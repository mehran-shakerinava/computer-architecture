==> flow/design.v <==
module Controller(
    clk,
    ir_in,
    ir_out,
    nr_out,
    pr_out,
    zr_out,
    a_en,
    b_en,
    rf_en,
    pc_en,
    ir_en,
    nr_en,
    pr_en,
    zr_en,
    mem_en,
    mdr_en,
    alur_en,
    alu_op,
    mux_pc_in_sel,
    mux_mem_read_addr_sel,
    mux_a_in_sel,
    mux_b_in_sel,
    mux_rf_read_addr1_sel,
    mux_rf_read_addr2_sel,
    mux_rf_write_addr_sel,
    mux_rf_write_data_sel,
    mux_alu_lhs_sel,
    mux_alu_rhs_sel,
    mux_alur_in_sel
);
parameter ALU_OP_WIDTH = 4;
parameter MEM_ADDR_WIDTH = 16;
parameter REG_DATA_WIDTH = 16;
parameter REG_ADDR_WIDTH = 3;
parameter INST_WIDTH = 16;
parameter OP_LE = 15;
parameter OP_RI = 12;
parameter R1_LE = 11;
parameter R1_RI = 9;
parameter R2_LE = 8;
parameter R2_RI = 6;
parameter R3_LE = 2;
parameter R3_RI = 0;
parameter IMM = 5;
parameter LINK = 11;
parameter VALUE_LE = 4;
parameter VALUE_RI = 0;
parameter INDEX_LE = 5;
parameter INDEX_RI = 0;
parameter N = 11;
parameter Z = 10;
parameter P = 9;
parameter OFFSET_LE = 8;
parameter OFFSET_RI = 0;
parameter OP_WIDTH = OP_LE - OP_RI + 1;
parameter VALUE_WIDTH = VALUE_LE - VALUE_RI + 1;
parameter INDEX_WIDTH = INDEX_LE - INDEX_RI + 1;
parameter OFFSET_WIDTH = OFFSET_LE - OFFSET_RI + 1;
parameter OP_ADD  = 0;
parameter OP_ADDU = 1;
parameter OP_SUB  = 2;
parameter OP_SUBU = 3;
parameter OP_AND  = 4;
parameter OP_OR   = 5;
parameter OP_XOR  = 6;
parameter OP_NOR  = 7;
parameter OP_SLT  = 8;
parameter OP_SLTU = 9;
parameter OP_NOOP = 10;
parameter MUX_PC_ADDR = 0;
parameter MUX_PC_RF   = 1;
parameter MUX_PC_ALU  = 2;
parameter MUX_MEM_READ_PC   = 0;
parameter MUX_MEM_READ_ADDR = 1;
parameter MUX_MEM_READ_ALUR = 2;
parameter MUX_A_PC = 0;
parameter MUX_A_RF = 1;
parameter MUX_B_RF    = 0;
parameter MUX_B_VAL   = 1;
parameter MUX_B_INDEX = 2;
parameter MUX_RF_READ1_7  = 0;
parameter MUX_RF_READ1_R2 = 1;
parameter MUX_RF_READ1_R1 = 2;
parameter MUX_RF_READ2_R3 = 0;
parameter MUX_RF_READ2_R2 = 1;
parameter MUX_RF_READ2_R1 = 2;
parameter MUX_RF_ADDR_7  = 0;
parameter MUX_RF_ADDR_R1 = 1;
parameter MUX_RF_ADDR_RF = 2;
parameter MUX_RF_DATA_ADDR = 0;
parameter MUX_RF_DATA_MDR  = 1;
parameter MUX_RF_DATA_ALUR = 2;
parameter MUX_RF_DATA_PC   = 3;
parameter MUX_ALU_LHS_A  = 0;
parameter MUX_ALU_LHS_PC = 1;
parameter MUX_ALU_RHS_2 = 0;
parameter MUX_ALU_RHS_B = 1;
parameter MUX_ALUR_ADDR = 0;
parameter MUX_ALUR_ALU  = 1;
input wire [INST_WIDTH - 1 : 0] ir_in, ir_out;
input wire clk, nr_out, pr_out, zr_out;
output reg a_en,
           b_en,
           rf_en,
           pc_en,
           ir_en,
           nr_en,
           pr_en,
           zr_en,
           mem_en,
           mdr_en,
           alur_en,
           mux_a_in_sel,
           mux_rf_write_addr_sel,
           mux_alu_lhs_sel,
           mux_alu_rhs_sel,
           mux_alur_in_sel;
output reg [1 : 0] mux_pc_in_sel,
                   mux_mem_read_addr_sel,
                   mux_b_in_sel,
                   mux_rf_read_addr1_sel,
                   mux_rf_read_addr2_sel,
                   mux_rf_write_data_sel;
output reg [ALU_OP_WIDTH - 1 : 0] alu_op;
reg [2 : 0] cycle;
wire [INST_WIDTH - 1 : 0] inst;
wire [OP_WIDTH - 1 : 0] op;
wire link, imm, n, p, z;
assign inst = (cycle == 0 ? ir_in : ir_out);
assign op   = inst[OP_LE : OP_RI];
assign link = inst[LINK];
assign imm  = inst[IMM];
assign n    = inst[N];
assign p    = inst[P];
assign z    = inst[Z];
wire add,
     andu,
     notu,
     ld,
     st,
     ldr,
     str,
     lea,
     jmp,
     jmpr,
     br,
     ret;
assign add  = (op == 4'b0001);
assign andu = (op == 4'b0101);
assign notu = (op == 4'b1001);
assign ld   = (op == 4'b0010);
assign ldr  = (op == 4'b0110);
assign lea  = (op == 4'b1110);
assign st   = (op == 4'b0011);
assign str  = (op == 4'b0111);
assign br   = (op == 4'b0000);
assign jmp  = (op == 4'b0100);
assign jmpr = (op == 4'b1100);
assign ret  = (op == 4'b1101);
wire aluinst;
assign aluinst = (add || andu || notu);
initial
begin
    cycle = 0;
end
always @ (*)
begin
    a_en    = 1;
    b_en    = 1;
    rf_en   = 0;
    pc_en   = 0;
    ir_en   = 0;
    nr_en   = 0;
    pr_en   = 0;
    zr_en   = 0;
    mem_en  = 0;
    mdr_en  = 1;
    alur_en = 1;
    alu_op = OP_ADD;
    mux_pc_in_sel = MUX_PC_ALU;
    mux_mem_read_addr_sel = MUX_MEM_READ_PC;
    mux_a_in_sel = MUX_A_RF;
    mux_b_in_sel = MUX_B_RF;
    mux_alu_lhs_sel = MUX_ALU_LHS_A;
    mux_alu_rhs_sel = MUX_ALU_RHS_B;
    mux_alur_in_sel = MUX_ALUR_ALU;
    mux_rf_read_addr1_sel = MUX_RF_READ1_R2;
    mux_rf_read_addr2_sel = MUX_RF_READ2_R3;
    mux_rf_write_data_sel = MUX_RF_DATA_ALUR;
    mux_rf_write_addr_sel = MUX_RF_ADDR_R1;
    if (cycle == 0)
    begin
        ir_en = 1;
        mux_alu_lhs_sel = MUX_ALU_LHS_PC;
        mux_alu_rhs_sel = MUX_ALU_RHS_2;
        if (jmp)
        begin
            pc_en = 1;
            mux_pc_in_sel = MUX_PC_ADDR;
        end
        if (br)
        begin
            pc_en = 1;
            if ((n & nr_out) | (p & pr_out) | (z & zr_out))
            begin
                mux_pc_in_sel = MUX_PC_ADDR;    
            end
            else
            begin
                mux_pc_in_sel = MUX_PC_ALU;    
            end
        end
    end
    else if (cycle == 1)
    begin
        if (aluinst && imm)
        begin
            mux_b_in_sel = MUX_B_VAL;
        end
        if (ld)
        begin
            mux_mem_read_addr_sel = MUX_MEM_READ_ADDR;
        end
        if (str)
        begin
            mux_rf_read_addr1_sel = MUX_RF_READ1_R1;
            mux_b_in_sel = MUX_B_INDEX;
        end
        if (st)
        begin
           mux_rf_read_addr2_sel = MUX_RF_READ2_R1;
        end
        if (lea)
        begin
            rf_en = 1;
            mux_rf_write_data_sel = MUX_RF_DATA_ADDR;    
        end
        if (!jmp && !jmpr)
        begin
            mux_alu_lhs_sel = MUX_ALU_LHS_PC;
            mux_alu_rhs_sel = MUX_ALU_RHS_2;
            pc_en = 1;
        end
        if ((jmp || jmpr) && link)
        begin
            rf_en = 1;
            mux_rf_write_addr_sel = MUX_RF_ADDR_7;
            mux_rf_write_data_sel = MUX_RF_DATA_ALUR;
        end
        alur_en = 1;
        mux_alur_in_sel = MUX_ALUR_ADDR;
        if (ret)
        begin
            pc_en = 1;
            mux_pc_in_sel = MUX_PC_RF;
            mux_rf_read_addr1_sel = MUX_RF_READ1_7;
        end
        if (ldr || jmpr)
        begin
            mux_b_in_sel = MUX_B_INDEX;
        end
    end
    else if (cycle == 2)
    begin
        if (aluinst)
        begin
            nr_en = 1;
            pr_en = 1;
            zr_en = 1;
            alur_en = 1;
        end
        if (add)
        begin
            alu_op = OP_ADD;
        end
        if (notu)
        begin
            alu_op = OP_XOR;
        end
        if (andu)
        begin
            alu_op = OP_AND;
        end
        if (jmpr)
        begin
            alu_op = OP_ADD;
            mux_pc_in_sel = MUX_PC_ALU;
            pc_en = 1;
        end
        if (ld)
        begin
            rf_en = 1;
            mux_rf_write_addr_sel = MUX_RF_ADDR_R1;
            mux_rf_write_data_sel = MUX_RF_DATA_MDR;
        end
        if (st)
        begin
            mem_en = 1;
        end
        if (str)
        begin
            mux_rf_read_addr2_sel = MUX_RF_READ2_R2;
        end
    end
    else if (cycle == 3)
    begin
        if (ldr)
        begin
            mux_mem_read_addr_sel = MUX_MEM_READ_ALUR;
            mdr_en = 1;
        end
        else if (str)
        begin
            mem_en = 1;
        end
        else
        begin
            rf_en = 1;
        end
    end
    else if (cycle == 4)
    begin
        rf_en = 1;
        mux_rf_write_addr_sel = MUX_RF_ADDR_R1;
        mux_rf_write_data_sel = MUX_RF_DATA_MDR;
    end
end
always @(posedge clk)
begin
    if ((cycle == 0 && (br   || (jmp && !link)))
     || (cycle == 1 && (jmp  || ret || lea))
     || (cycle == 2 && (jmpr || ld  || st))
     || (cycle == 3 && (str  || aluinst ))
     || (cycle == 4 && (ldr)))
    begin
        cycle = 0;
    end
    else
    begin
        cycle = cycle + 1;
    end
end
endmodule
### Step by step through the tools: Controller

The steps from the RTL of Controller to its reports follow in flow order.
Lines are those of the file above, counted from 1.
A cell with n/a has no value.

| inputs | value |
|---|---|
| top module | Controller |
| clock port | clk |
| cell library | sky130hd |
| library corner | tt_025C_1v80 |

### Word level

Counts by Yosys on the flattened word-level netlist (proc, flatten, opt, wreduce; memories kept). Register bits leave out memories and registers merged into their read ports (data or address). Print and check cells are left out.

| bit counts | value |
|---|---|
| register bits | 3 |
| latch bits | 0 |
| memory bits (writable) | 0 |
| memory bits (read-only) | 0 |
| word width x clocked read ports | 0 |
| memories | 0 |
| input port bits | 36 |

| operators by class | value |
|---|---|
| add/sub/neg operators | 1 |
| multiply operators | 0 |
| divide/modulo/power cells | 0 |
| magnitude comparators | 0 |
| eq/ne operators | 15 |
| shifts and indexed selects | 0 |
| muxes and demuxes | 81 |
| bitwise operators | 5 |
| reductions and logical operators | 28 |

Operators with widths:

| cell | count |
|---|---|
| 2-bit 2-to-1 mux | 30 |
| 1-bit 2-to-1 mux | 44 |
| 4-bit 2-to-1 mux | 5 |
| 4-bit by 3-bit equality test with 1-bit output with constant B | 4 |
| 4-bit equality test with constant B | 4 |
| 16-bit 2-to-1 mux | 1 |
| 1-bit logical OR | 14 |
| 1-bit logical AND | 9 |
| 4-bit by 2-bit equality test with 1-bit output with constant B | 2 |
| 3-bit by 2-bit equality test with 1-bit output with constant B | 2 |
| 4-bit by 1-bit equality test with 1-bit output with constant B | 1 |
| 4-bit zero test | 1 |
| 1-bit AND | 3 |
| 1-bit zero test | 3 |
| 3-bit by 1-bit adder with 3-bit output with constant B | 1 |
| 3-bit by 1-bit equality test with 1-bit output with constant B | 1 |
| 3-bit equality test with constant B | 1 |
| 3-bit zero test | 1 |
| 3-bit 2-to-1 mux | 1 |
| 1-bit bitwise OR | 2 |

### Logic depth

Longest topological path by Yosys (ltp), each cell counted once; first at word level (registers and memories cut), then after technology mapping (sequential cells cut; the memories' decode and read muxes count).

| depth | value |
|---|---|
| word-level depth | 11 |
| ABC_AREA | 0 |
| gate-level depth with buffers | 10 |

### After synthesis

Yosys stat after the flow's synthesis: flattened, memories mapped to cells. It holds for the ABC_AREA given above (unset counts as 0); a run with the other value may have another netlist.
The area totals of this step are shown rounded.

Cell types:

| type | count | area in all (um2) |
|---|---|---|
| sky130_fd_sc_hd__buf_4 | 10 | 75.072 |
| sky130_fd_sc_hd__ha_1 | 5 | 62.56 |
| sky130_fd_sc_hd__dfxtp_1 | 3 | 60.058 |
| sky130_fd_sc_hd__nand2_1 | 12 | 45.043 |
| sky130_fd_sc_hd__nor2_1 | 11 | 41.29 |
| sky130_fd_sc_hd__nand3_1 | 8 | 40.038 |
| sky130_fd_sc_hd__nor2b_1 | 6 | 37.536 |
| sky130_fd_sc_hd__a21oi_1 | 5 | 25.024 |
| sky130_fd_sc_hd__nand2b_1 | 4 | 25.024 |
| sky130_fd_sc_hd__nor3_1 | 5 | 25.024 |
| sky130_fd_sc_hd__a22oi_1 | 3 | 22.522 |
| sky130_fd_sc_hd__mux2_2 | 2 | 22.522 |
| sky130_fd_sc_hd__o31ai_4 | 1 | 21.27 |
| sky130_fd_sc_hd__mux2i_1 | 2 | 20.019 |
| sky130_fd_sc_hd__inv_1 | 5 | 18.768 |
| sky130_fd_sc_hd__nor4_1 | 3 | 18.768 |
| sky130_fd_sc_hd__a21boi_1 | 2 | 15.014 |
| sky130_fd_sc_hd__mux2_4 | 1 | 15.014 |

Not listed: further types 29, cells in them 35.

| mapped netlist | value |
|---|---|
| cell count | 123 |
| chip area (Yosys) | 853.3 um2 |
| mapped flip-flops | 3 |
| buffers | 15 |

### Worst setup path after synthesis

Source: OpenSTA report_checks on the synthesized netlist (no wires, ideal clock, input and output delay 20% of the period each), path of least setup slack; recovery checks are left aside. Register names are those of the netlist, which keeps one name where synthesis merged equal registers.

| path after synthesis | value |
|---|---|
| path type | input -> output |
| from | in ir_in[14] |
| to | out rf_en |
| clock period | 3,350 ps |
| external input delay | 670 ps |
| external output delay | 670 ps |
| launch time at the first pin | 670 ps |
| arrival time | 1,984 ps |
| slack | 696 ps |
| delay of the path | 1,314 ps |
| stages | 5 |
| buffers on the path | 0 |
| synthesis period reached | 2,654 ps |

"delay of the path" = arrival - input delay + setup time.
A path that ends at an output port has no setup time.
"stages" counts driving pins, that of a launching flip-flop among them; a cell with two outputs on the path counts twice.
"synthesis period reached" = period - worst setup slack (recovery checks aside). The figure is calculated, with input and output delays left at 20% of the set period.
The rows between start and end are the longest chain of elaborated cells between them; the timing report does not say that the signal goes this way. Where chains are equally long, one stands for them.
Each line given opens the expression or statement behind the cell; cells for indexed reads and writes are added by Yosys, which also makes memories of some case tables.

| on the way, after synthesis | value |
|---|---|
| cells stage by stage | sky130_fd_sc_hd__or4b_1 -> sky130_fd_sc_hd__o31ai_2 -> sky130_fd_sc_hd__o21ai_2 -> sky130_fd_sc_hd__o32a_1 -> sky130_fd_sc_hd__a21oi_1 |
| length of the longest elaborated chain | 8 |
| elaborated cells on any way between the ends | 18 |
| those cells by class | 6 x eq/ne; 10 x mux; 2 x reduce/logical |

Ends and longest elaborated chain, after synthesis:

| what | RTL line | RTL |
|---|---|---|
| start, declared | 101 | `input wire [INST_WIDTH - 1 : 0] ir_in, ir_out;` |
| 16-bit 2-to-1 mux | 130 | `assign inst = (cycle == 0 ? ir_in : ir_out);` |
| 4-bit by 3-bit equality test with 1-bit output | 156 | `assign str  = (op == 4'b0111);` |
| 1-bit 2-to-1 mux | 313 | `else if (str)` |
| 1-bit 2-to-1 mux | 308 | `if (ldr)` |
| 1-bit 2-to-1 mux | 306 | `else if (cycle == 3)` |
| 1-bit 2-to-1 mux | 264 | `else if (cycle == 2)` |
| 1-bit 2-to-1 mux | 215 | `else if (cycle == 1)` |
| 1-bit 2-to-1 mux | 192 | `if (cycle == 0)` |
| end, declared | 105 | `rf_en,` |

### Timing after layout

From the final timing report of stored run 1: the path of least setup slack in the routed layout; clock arrival at registers is part of the times.
The report prints the path's times to 10 ps; the period is as set.

| path post-layout | value |
|---|---|
| path type | register -> output |
| from | reg cycle[0] |
| to | out rf_en |
| clock period | 2,450 ps |
| external output delay | 490 ps |
| launch time at the first pin | 210 ps |
| arrival time | 2,090 ps |
| slack | -130 ps |
| stages | 9 |
| buffers on the path | 1 |

The rows between start and end are the longest chain of elaborated cells between them; the timing report does not say that the signal goes this way. Where chains are equally long, one stands for them.

| on the way, post-layout | value |
|---|---|
| cells stage by stage | sky130_fd_sc_hd__dfxtp_2 -> sky130_fd_sc_hd__inv_2 -> sky130_fd_sc_hd__ha_4 -> sky130_fd_sc_hd__or4b_4 -> sky130_fd_sc_hd__o31ai_4 -> sky130_fd_sc_hd__o21ai_2 -> sky130_fd_sc_hd__o32a_1 -> sky130_fd_sc_hd__a21oi_2 -> sky130_fd_sc_hd__buf_2 |
| length of the longest elaborated chain | 9 |
| elaborated cells on any way between the ends | 24 |
| those cells by class | 10 x eq/ne; 11 x mux; 3 x reduce/logical |

Ends and longest elaborated chain, post-layout:

| what | RTL line | RTL |
|---|---|---|
| start, declared | 126 | `reg [2 : 0] cycle;` |
| start, assigned | 337 | `cycle = 0;` |
| start, assigned | 341 | `cycle = cycle + 1;` |
| 3-bit zero test | 130 | `assign inst = (cycle == 0 ? ir_in : ir_out);` |
| 16-bit 2-to-1 mux | 130 |  |
| 4-bit by 3-bit equality test with 1-bit output | 156 | `assign str  = (op == 4'b0111);` |
| 1-bit 2-to-1 mux | 313 | `else if (str)` |
| 1-bit 2-to-1 mux | 308 | `if (ldr)` |
| 1-bit 2-to-1 mux | 306 | `else if (cycle == 3)` |
| 1-bit 2-to-1 mux | 264 | `else if (cycle == 2)` |
| 1-bit 2-to-1 mux | 215 | `else if (cycle == 1)` |
| 1-bit 2-to-1 mux | 192 | `if (cycle == 0)` |
| end, declared | 105 | `rf_en,` |

Wiki page: Controller / flow data

Flow measurements of Controller on sky130hd: 2 stored runs with different settings, listed in no order. Input and output delays are each 20% of the period that was set; the output load is 0.01 pF.
"period achieved": clock period set for the run, less the worst setup slack. It is reckoned from that one timing run; input and output delays stay at 20% of the period that was set.
"critical setup path time" = time allowed to the worst setup path (clock period - input delay - output delay, where it has them) - its slack; a late launch clock adds to it, a late capture clock takes from it.
By "power consumption" is meant OpenSTA's value without simulated activity: inputs other than the clock are taken to toggle once in ten clock periods, and the tool carries that through the logic.
"critical setup path time" is known to 10 ps.
The results are shown rounded.

#### Stored run 1

| setting | value |
|---|---|
| period_ns | `2.45` |
| CORE_UTILIZATION | `18` |
| SETUP_SLACK_MARGIN | `0.43` |
| PLACE_DENSITY | `0.81` |
| CORE_ASPECT_RATIO | `0.68` |
| CORE_MARGIN | `7` |
| TNS_END_PERCENT | `20` |
| GPL_ROUTABILITY_DRIVEN | `1` |
| CTS_CLUSTER_SIZE | `59` |
| CTS_CLUSTER_DIAMETER | `34` |
| MIN_ROUTING_LAYER | `met2` |
| CAP_MARGIN | `20` |
| SLEW_MARGIN | `20` |

| result | value |
|---|---|
| area of the synthesized netlist | 853.3 um2 |
| area inside the die boundary | 6,900 um2 |
| std-cell area (final layout) | 1,879 um2 |
| utilization of the finished layout | 0.417 |
| smallest setup slack | -129 ps |
| summed negative setup slack | -379 ps |
| worst hold slack in the final report | 537 ps |
| power consumption | 1,749 uW |
| period achieved | 2,579 ps |
| critical setup path time | 2,090 ps |
| critical path kind | register -> output |

#### Stored run 2

| setting | value |
|---|---|
| period_ns | `2.12` |
| CORE_UTILIZATION | `61` |
| PLACE_DENSITY_LB_ADDON | `0.3` |
| TNS_END_PERCENT | `50` |
| GPL_ROUTABILITY_DRIVEN | `1` |
| CTS_CLUSTER_DIAMETER | `242` |
| CAP_MARGIN | `25` |
| SLEW_MARGIN | `5` |
| MIN_ROUTING_LAYER | `met2` |
| CORE_MARGIN | `2` |

No results, placement failed with FLW-0024.
